==> flow/design.v <==
module spi_master#
(
parameter CLK_DIV = 100,
parameter CPOL = 1'b0,
parameter CPHA = 1'b0
)
(
input clk,
input rst_n,
input spi_tx_req_i,
input [7:0] spi_tx_data_i,
output spi_mosi_o,
output spi_sclk_o,
output spi_busy_o,
output reg	[7:0] LED
);
localparam [9:0] SPI_DIV  = CLK_DIV;  
localparam [9:0] SPI_DIV1  = SPI_DIV/2;  
reg [9:0] clk_div = 10'd0;
reg spi_en = 1'b0;
reg spi_clk = 1'b0;
reg [3:0] tx_cnt = 4'd0;
reg [7:0] spi_tx_data_r = 8'd0;
wire clk_end;
wire clk_en1;  
wire clk_en2;  
reg spi_strobe_en;
wire spi_strobe;  
assign clk_en1 = (clk_div == SPI_DIV1);  
assign clk_en2 = (clk_div == SPI_DIV);   
assign clk_end = (clk_div == SPI_DIV1)&&(tx_cnt==4'd8);
assign spi_strobe = CPHA ? clk_en1&spi_strobe_en : clk_en2&spi_strobe_en;
assign spi_sclk_o = (CPOL == 1'b1) ? ~spi_clk : spi_clk;
assign spi_mosi_o = spi_tx_data_r[7];
assign spi_busy_o = spi_en;
always @(posedge clk) begin
  if(spi_en == 1'b0)
    clk_div <= 10'd0;
  else if(clk_div < SPI_DIV)
    clk_div <= clk_div + 1'b1;
  else 
    clk_div <= 0;
end
always @(posedge clk) begin
  if(spi_en == 1'b0)
    spi_clk <= 1'b0;
  else if(clk_en2)  
    spi_clk <= 1'b0;
  else if(clk_en1&&(tx_cnt<4'd8))  
    spi_clk <= 1'b1;
end
always @(posedge clk) begin
  if(rst_n == 1'b0)
    spi_strobe_en <= 1'b0;
  else if(tx_cnt < 4'd8) begin
    if(clk_en1) spi_strobe_en <= 1'b1;
  end
  else
    spi_strobe_en <= 1'b0;
end
always @(posedge clk)begin
  if(rst_n == 1'b0 || (spi_en == 1'b0))
    tx_cnt <= 4'd0;
  else if(clk_en1)
    tx_cnt <= tx_cnt + 1'b1;
end
always @(posedge clk) begin
  if(rst_n == 1'b0 || clk_end) begin
    spi_en <= 1'b0;
    spi_tx_data_r <= 8'h00;
  end  
  else if(spi_tx_req_i&&(spi_en == 1'b0)) begin  
    spi_en <= 1'b1;
    spi_tx_data_r <= spi_tx_data_i;
  end
  else if(spi_en) begin
    spi_tx_data_r[7:0] <= (spi_strobe) ? {spi_tx_data_r[6:0], 1'b1} : spi_tx_data_r;
  end
end 
always @(posedge clk) begin
  if(rst_n== 1'b0)
    LED <= 0;
  else if(tx_data == 8'd255)
    LED <= LED + 1;
  else
    LED <= LED;
end
endmodule 
module spi_master_tx#
(
parameter CLK_DIV = 6
)
(
input sysclk_p,
input rst_n,
output spi_sclk_o,
input spi_sclk_i,
output spi_mosi_o,
input spi_mosi_i,
output [7:0] LED
);
wire spi_busy;
reg spi_tx_req;
reg [7:0] spi_tx_data;
reg [1:0] M_S;
reg spi_ss_i;
wire spi_rxvalid;
wire[7:0] spi_rdata;
reg[10:0] delay_cnt;
wire delay_done;
assign delay_done=delay_cnt[10];
always @(posedge sysclk_p or negedge rst_n)begin
  if(!rst_n)
    delay_cnt <= 0;
  else if(delay_cnt[10] == 1'b0)
    delay_cnt <= delay_cnt + 1'b1;
  else
    delay_cnt <= 0;
end
always @(posedge sysclk_p) begin
  if(rst_n==1'b0) begin
    spi_ss_i <= 1'b1;
    spi_tx_req <= 1'b0;
    spi_tx_data <= 8'd0;
    M_S <= 2'd0;
  end
  else begin
    case(M_S)
    0:if(delay_done&&(!spi_busy)) begin   
      spi_ss_i <= 1'b1;
      M_S <= 2'd1;
    end
    1:if(delay_done&&(!spi_busy)) begin  
        spi_ss_i <= 1'b0;
        M_S <= 2'd2;
      end
    2:if (delay_done && (!spi_busy)) begin
        spi_tx_req <= 1'b1;
		  spi_tx_data <= spi_tx_data + 1'b1;
		  if(spi_tx_data == 8'd255)
		    spi_tx_data <= 0;
		  M_S <= 2'd3;
      end
    3:if (spi_busy) begin
        spi_tx_req <= 1'b0;
        M_S <= 2'd0;
      end
    default:M_S <= 2'd0;
    endcase
  end
end
spi_master#
(
.CLK_DIV(CLK_DIV),
.CPOL(1'b0),
.CPHA(1'b0)
)
spi_tx_inst(
.clk(sysclk_p),
.rst_n(rst_n),
.spi_mosi_o(spi_mosi_o),
.spi_sclk_o(spi_sclk_o),
.spi_tx_req_i(spi_tx_req),
.spi_tx_data_i(spi_tx_data),
.spi_busy_o(spi_busy),
.LED(LED)
);
spi_slave#
(
.BITS_LEN(8),
.CPOL(1'b0),
.CPHA(1'b0)
)
spi_rx_inst(
.clk(sysclk_p),
.rst_n(rst_n),
.spi_clk(spi_sclk_i),
.spi_mosi(spi_mosi_i),
.spi_ss(spi_ss_i),
.spi_rdata(spi_rdata),
.spi_rxvalid(spi_rxvalid)
);
endmodule
`timescale 1ns/1ns
module spi_slave#
(
parameter BITS_LEN = 8,
parameter CPOL = 1'b0,
parameter CPHA = 1'b0
)
(
input clk,
input rst_n,
input spi_clk,
input spi_mosi,
input spi_ss,
output spi_miso,
output spi_rxvalid,
output [BITS_LEN-1'b1:0] spi_rdata,
output o_clk,
output reg [7:0] LED
);
reg spi_cap = 1'b0;
reg shift_en = 1'b0;
reg [3:0] spi_clk_r = 4'b0;
reg [2:0] spi_bit_cnt = 3'b0;
reg [BITS_LEN-1'b1:0] spi_rx_r;
reg [BITS_LEN-1'b1:0] spi_tx_r;
reg [3:0] spi_ss_r = 4'b0;
wire spi_rx_en;
wire spi_clkp;
wire spi_clkn;
assign spi_rdata = spi_rx_r;
assign spi_rxvalid = (spi_bit_cnt == BITS_LEN);
assign spi_clkp = spi_clk_r[3:2] == 2'b01;
assign spi_clkn = spi_clk_r[3:2] == 2'b10;
assign spi_rx_en = (~spi_ss_r[3]);
always @(posedge clk or negedge rst_n) begin
  if(rst_n == 1'b0)
    spi_clk_r <= 4'd0;
  else
    spi_clk_r <= {spi_clk_r[2:0], spi_clk};
end
always @(posedge clk or negedge rst_n) begin
  if(rst_n == 1'b0)
    spi_ss_r <= 4'd0;
  else
    spi_ss_r <= {spi_ss_r[2:0], spi_ss};
end
always @(*) begin
  if(CPHA) begin
    if(CPOL) spi_cap = spi_clkp;  
    else spi_cap = spi_clkn;   
  end
  else begin
    if(CPOL) spi_cap = spi_clkn;  
    else spi_cap = spi_clkp;   
  end
end
always @(*) begin
  if(CPHA) begin
    if(CPOL) shift_en = spi_clkn;  
    else shift_en = spi_clkp;   
  end
  else begin
    if(CPOL) shift_en = spi_clkp;  
    else shift_en = spi_clkn;   
  end
end
always @(posedge clk) begin
  if(spi_rx_en&&spi_cap&&(spi_bit_cnt < BITS_LEN)) begin
    spi_bit_cnt <= spi_bit_cnt + 1'b1;
  end
  else if(spi_rx_en==0||spi_bit_cnt == BITS_LEN) begin
    spi_bit_cnt <= 0;
  end
end
always @(posedge clk or negedge rst_n) begin
  if(rst_n == 1'b0)
    spi_rx_r <= BITS_LEN-1'b0;
  else if(spi_rx_en&&spi_cap) begin
    spi_rx_r <= {spi_rx_r[BITS_LEN-2:0], spi_mosi};
  end
  else if(spi_rx_en == 1'b0) begin
    spi_rx_r <= 8'b0;
  end
  else
    spi_rx_r <= spi_rx_r;
end
always @(posedge shift_en or negedge rst_n) begin
  if(rst_n == 1'b0)
    spi_tx_r <= BITS_LEN-1'd0;
  else if(spi_rx_en)
    spi_tx_r <= spi_rx_r;
  else if(spi_rx_en && shift_en)
    spi_tx_r <= {spi_tx_r[BITS_LEN-2:0], 1'b0};
  else
    spi_tx_r <= spi_tx_r;
end
assign spi_miso = spi_rx_en ? spi_tx_r[BITS_LEN-1]:1'bz;
endmodule
**Tool chain data of spi_master_tx**

Tool output for the design above, in the order of the flow.
Line numbers count from 1 in the design file above.
Operators carry their Yosys type and port widths (W data, S select, Z words).
Cell names lack the library's common part.
A cell with - has no value.

- Design top: spi_master_tx
- Clock port: sysclk_p
- Cell library: sky130hd
- Corner: tt_025C_1v80

**Elaborated design**

Counts by Yosys on the flattened word-level netlist (proc, flatten, opt, wreduce; memories kept). Register bits leave out memories and registers merged into their read ports (data or address). Print and check cells are left out. Cells with the same type and inputs are merged into one.

- Add/subtract/negate cells: 4
- Magnitude comparators: 2
- Eq/ne operators: 11
- Muxes and demuxes: 13
- Bitwise operators: 3
- Reductions and logical operators: 19

Operator list:

| operator | count |
|---|---|
| $mux W8 | 4 |
| $add A11 B1 Y11 const B | 1 |
| $mux W11 | 1 |
| $add A10 B1 Y10 const B | 1 |
| $eq A10 B2 Y1 const B | 1 |
| $lt A10 B3 Y1 const B | 1 |
| $eq A10 B3 Y1 const B | 1 |
| $reduce_and A2 Y1 | 4 |
| $add A8 B1 Y8 const B | 1 |
| $eq A8 B8 Y1 const B | 1 |
| $pmux W2 S4 | 1 |
| $mux W2 | 4 |
| $ne A2 B2 Y1 const B | 3 |
| $reduce_bool A2 Y1 | 3 |
| $reduce_and A5 Y1 | 1 |
| $logic_and A1 B1 Y1 | 4 |
| $eq A2 B2 Y1 const B | 2 |
| $add A4 B1 Y4 const B | 1 |
| $lt A4 B4 Y1 const B | 1 |
| $eq A4 B4 Y1 const B | 1 |
| $reduce_bool A4 Y1 | 1 |
| $reduce_and A3 Y1 | 1 |
| $logic_or A1 B1 Y1 | 2 |
| $not A1 Y1 | 2 |
| $eq A2 B1 Y1 const B | 1 |
| $ne A2 B1 Y1 const B | 1 |
| $logic_not A2 Y1 | 1 |
| $reduce_or A2 Y1 | 1 |

Not listed: further kinds 4, cells in them 5.

- Register bits after elaboration: 47
- Bits of input ports: 4
- Cells after elaboration: 62

**Depth**

Depth = most cells in a row (Yosys ltp): at word level without a register or memory, in the mapped netlist without a sequential cell, where the memories' decode and read muxes count.

- Depth after elaboration: 5
- ABC_AREA: 0
- Gate-level depth with buffers: 7

**Synthesis result**

Source: synth_stat.txt of the flow (Yosys; design flattened, memories mapped). It holds for the ABC_AREA given above (unset counts as 0); a run with the other value may have another netlist.
Totals and module areas in this step are rounded.

- Cell count: 225
- Cell area after synthesis: 0.002141 sq mm
- Area of sequential cells: 0.001036 sq mm
- Mapped flip-flops: 49
- Buffer cells: 14

Cell types:

| cell | count |
|---|---|
| dfxtp_1 | 38 |
| dfrtp_1 | 11 |
| nor2_1 | 30 |
| ha_1 | 6 |
| nand2_1 | 20 |
| xnor2_1 | 8 |
| o21ai_0 | 13 |
| buf_4 | 8 |
| a311oi_1 | 5 |
| and2_1 | 7 |
| xor2_1 | 5 |
| mux2i_1 | 4 |
| nand3_1 | 8 |
| inv_1 | 9 |
| nand4_1 | 5 |
| nor2b_1 | 5 |
| nor4_4 | 1 |
| o31ai_4 | 1 |

Other cell types: 27; their cells: 41.
The figures by module come from a second, unflattened synthesis with its own total; it is not the netlist above.

- Cells (unflattened synthesis): 217
- Area (unflattened synthesis): 0.002121 sq mm

Each row is one instance without its submodules.

Modules:

| module | times used | cells | area (sq mm) | seq. area (sq mm) |
|---|---|---|---|---|
| spi_master_tx | 1 | 110 | 0.001064 | 0.0005355 |
| spi_master | 1 | 107 | 0.001057 | 0.0005005 |

**Worst setup path after synthesis**

OpenSTA on the mapped netlist: ideal clock, no wires. The path of least setup slack (recovery checks aside). Input and output delay are each 20% of the period. Register names are those of the netlist, which keeps one name where synthesis merged equal registers.

- Path type: register to register
- From: register spi_tx_inst.clk_div[1]
- To: register spi_tx_inst.spi_tx_data_r[6]
- Clock period: 1.44 ns
- Setup time: 0.142 ns
- Launch time at the first pin: 0.000 ns
- Arrival time: 1.425 ns
- Setup slack: -0.127 ns
- Path delay: 1.567 ns
- Stages: 6
- Path buffers: 0
- Synthesis period reached: 1.567 ns

"path delay" is the arrival time less input delay plus setup time.
"stages" counts driving pins, that of a launching flip-flop among them; a cell with two outputs on the path counts twice.
"synthesis period reached" = period - worst setup slack (recovery checks aside). The figure is calculated, with input and output delays left at 20% of the set period.
Between the ends stands the longest chain of elaborated cells between them, by number of cells; it is not shown to be the way that was timed. Of several equally long chains one is given.
Each line given opens the expression or statement behind the cell; cells for indexed reads and writes are added by Yosys, which also makes memories of some case tables.
At most two assigning lines are given for a register; there are more.

- Path through: dfxtp_1 ha_1 nor2b_1 nand3_4 o31ai_4 a311oi_2
- Length of the longest elaborated chain: 5

RTL lines, path post-synthesis:

| item | line | source |
|---|---|---|
| from (decl) | 19 | `reg [9:0] clk_div = 10'd0;` |
| from (assign) | 38 | `clk_div <= 10'd0;` |
| from (assign) | 40 | `clk_div <= clk_div + 1'b1;` |
| $eq A10 B3 Y1 | 30 | `assign clk_en2 = (clk_div == SPI_DIV);` |
| $and A1 B1 Y1 | 32 | `assign spi_strobe = CPHA ? clk_en1&spi_strobe_en : clk_en2&spi_strobe_en;` |
| $mux W8 | 77 | `spi_tx_data_r[7:0] <= (spi_strobe) ? {spi_tx_data_r[6:0], 1'b1} : spi_tx_data_r;` |
| $mux W8 | 76 | `else if(spi_en) begin` |
| $mux W8 | 72 | `else if(spi_tx_req_i&&(spi_en == 1'b0)) begin` |
| to (assign) | 74 | `spi_tx_data_r <= spi_tx_data_i;` |
| to (assign) | 77 |  |
| to (decl) | 23 | `reg [7:0] spi_tx_data_r = 8'd0;` |

**Path in the finished layout**

From the final timing report of run 1: the path of least setup slack in the routed layout; clock arrival at registers is part of the times.

- Path type: register to register
- From: register spi_tx_inst.clk_div[0]
- To: register spi_tx_inst.spi_tx_data_r[4]
- Clock period: 1.07 ns
- Setup time: 0.10 ns
- Launch time at the first pin: 0.38 ns
- Arrival time: 1.90 ns
- Setup slack: -0.54 ns
- Stages: 8
- Path buffers: 1

Between the ends stands the longest chain of elaborated cells between them, by number of cells; it is not shown to be the way that was timed. Of several equally long chains one is given.
At most two assigning lines are given for a register; there are more.

- Path through: dfxtp_2 inv_1 ha_1 and2_1 buf_4 nand2_4 o21ai_0 a311oi_1
- Length of the longest elaborated chain: 5

RTL lines, path after layout:

| item | line | source |
|---|---|---|
| from (decl) | 19 | `reg [9:0] clk_div = 10'd0;` |
| from (assign) | 38 | `clk_div <= 10'd0;` |
| from (assign) | 40 | `clk_div <= clk_div + 1'b1;` |
| $eq A10 B3 Y1 | 30 | `assign clk_en2 = (clk_div == SPI_DIV);` |
| $and A1 B1 Y1 | 32 | `assign spi_strobe = CPHA ? clk_en1&spi_strobe_en : clk_en2&spi_strobe_en;` |
| $mux W8 | 77 | `spi_tx_data_r[7:0] <= (spi_strobe) ? {spi_tx_data_r[6:0], 1'b1} : spi_tx_data_r;` |
| $mux W8 | 76 | `else if(spi_en) begin` |
| $mux W8 | 72 | `else if(spi_tx_req_i&&(spi_en == 1'b0)) begin` |
| to (assign) | 74 | `spi_tx_data_r <= spi_tx_data_i;` |
| to (assign) | 77 |  |
| to (decl) | 23 | `reg [7:0] spi_tx_data_r = 8'd0;` |

FLOW RESULTS
============

2 stored runs of spi_master_tx in the flow (synthesis by Yosys, layout by OpenROAD, sky130hd cells), in arbitrary order. Constraints: input delay and output delay 20% of the set period each, output load 0.01 pF.
"time used up by the worst setup path" = time allowed to the worst setup path (clock period - input delay - output delay, where it has them) - its slack; a late launch clock adds to it, a late capture clock takes from it.
"total power after layout" is the tool's figure for a default switching activity; nothing was simulated.
The measured numbers are rounded.

### Run 1

==> flow/run.sh <==
#!/bin/bash
# the make line also repeats the synthesis and layout settings of config.mk as NAME=value (left out here)
make -C /OpenROAD-flow-scripts/flow DESIGN_CONFIG=/design/flow/config.mk WORK_HOME=/design/flow/orfs CLKGATE_MAP_FILE= finish
==> flow/config.mk <==
export PLATFORM = sky130hd
export DESIGN_NAME = spi_master_tx
export DESIGN_NICKNAME = spi_master_tx
export VERILOG_FILES = /design/flow/design.v
export SDC_FILE = /design/flow/constraint.sdc
export NUM_CORES = 4
export LEC_CHECK = 0
export ABC_AREA = 0
export CAP_MARGIN = 20
export CELL_PAD_IN_SITES_GLOBAL_PLACEMENT = 0
export CORE_MARGIN = 2
export CORE_UTILIZATION = 65
export CTS_CLUSTER_SIZE = 96
export PLACE_DENSITY = 0.81
export SETUP_SLACK_MARGIN = -0.11
export SLEW_MARGIN = 0
==> flow/constraint.sdc <==
create_clock -name core_clock -period 1.07 [get_ports {sysclk_p}]
set_input_delay 0.2140 -clock core_clock [delete_from_list [all_inputs] [get_ports {sysclk_p}]]
set_output_delay 0.2140 -clock core_clock [all_outputs]
set_load 0.01 [all_outputs]

Results of run 1:
- Worst setup slack after layout: -0.544 ns
- Utilization after routing: 95.9%
- Standard-cell area after layout: 0.002977 sq mm
- Post-synthesis cell area: 0.002141 sq mm
- Die area: 0.003769 sq mm
- Total power after layout: 2,993 uW
- Time used up by the worst setup path: 1.61 ns
- Critical path type: register to register

### Run 2

==> flow/run.sh <==
#!/bin/bash
# the make line also repeats the synthesis and layout settings of config.mk as NAME=value (left out here)
make -C /OpenROAD-flow-scripts/flow DESIGN_CONFIG=/design/flow/config.mk WORK_HOME=/design/flow/orfs CLKGATE_MAP_FILE= finish
==> flow/config.mk <==
export PLATFORM = sky130hd
export DESIGN_NAME = spi_master_tx
export DESIGN_NICKNAME = spi_master_tx
export VERILOG_FILES = /design/flow/design.v
export SDC_FILE = /design/flow/constraint.sdc
export NUM_CORES = 4
export LEC_CHECK = 0
export CAP_MARGIN = 5
export CELL_PAD_IN_SITES_GLOBAL_PLACEMENT = 1
export CORE_ASPECT_RATIO = 1.86
export CORE_MARGIN = 9
export CORE_UTILIZATION = 64
export CTS_CLUSTER_DIAMETER = 133
export GPL_TIMING_DRIVEN = 1
export SLEW_MARGIN = 20
==> flow/constraint.sdc <==
create_clock -name core_clock -period 1.3 [get_ports {sysclk_p}]
set_input_delay 0.2600 -clock core_clock [delete_from_list [all_inputs] [get_ports {sysclk_p}]]
set_output_delay 0.2600 -clock core_clock [all_outputs]
set_load 0.01 [all_outputs]

Results of run 2:
- Time used up by the worst setup path: 1.47 ns
- Critical path type: register to register
- Utilization after routing: 85.4%
- Total power after layout: 2,456 uW
- Post-synthesis cell area: 0.002141 sq mm
- Die area: 0.005852 sq mm
- Worst setup slack after layout: -0.172 ns
- Standard-cell area after layout: 0.002721 sq mm
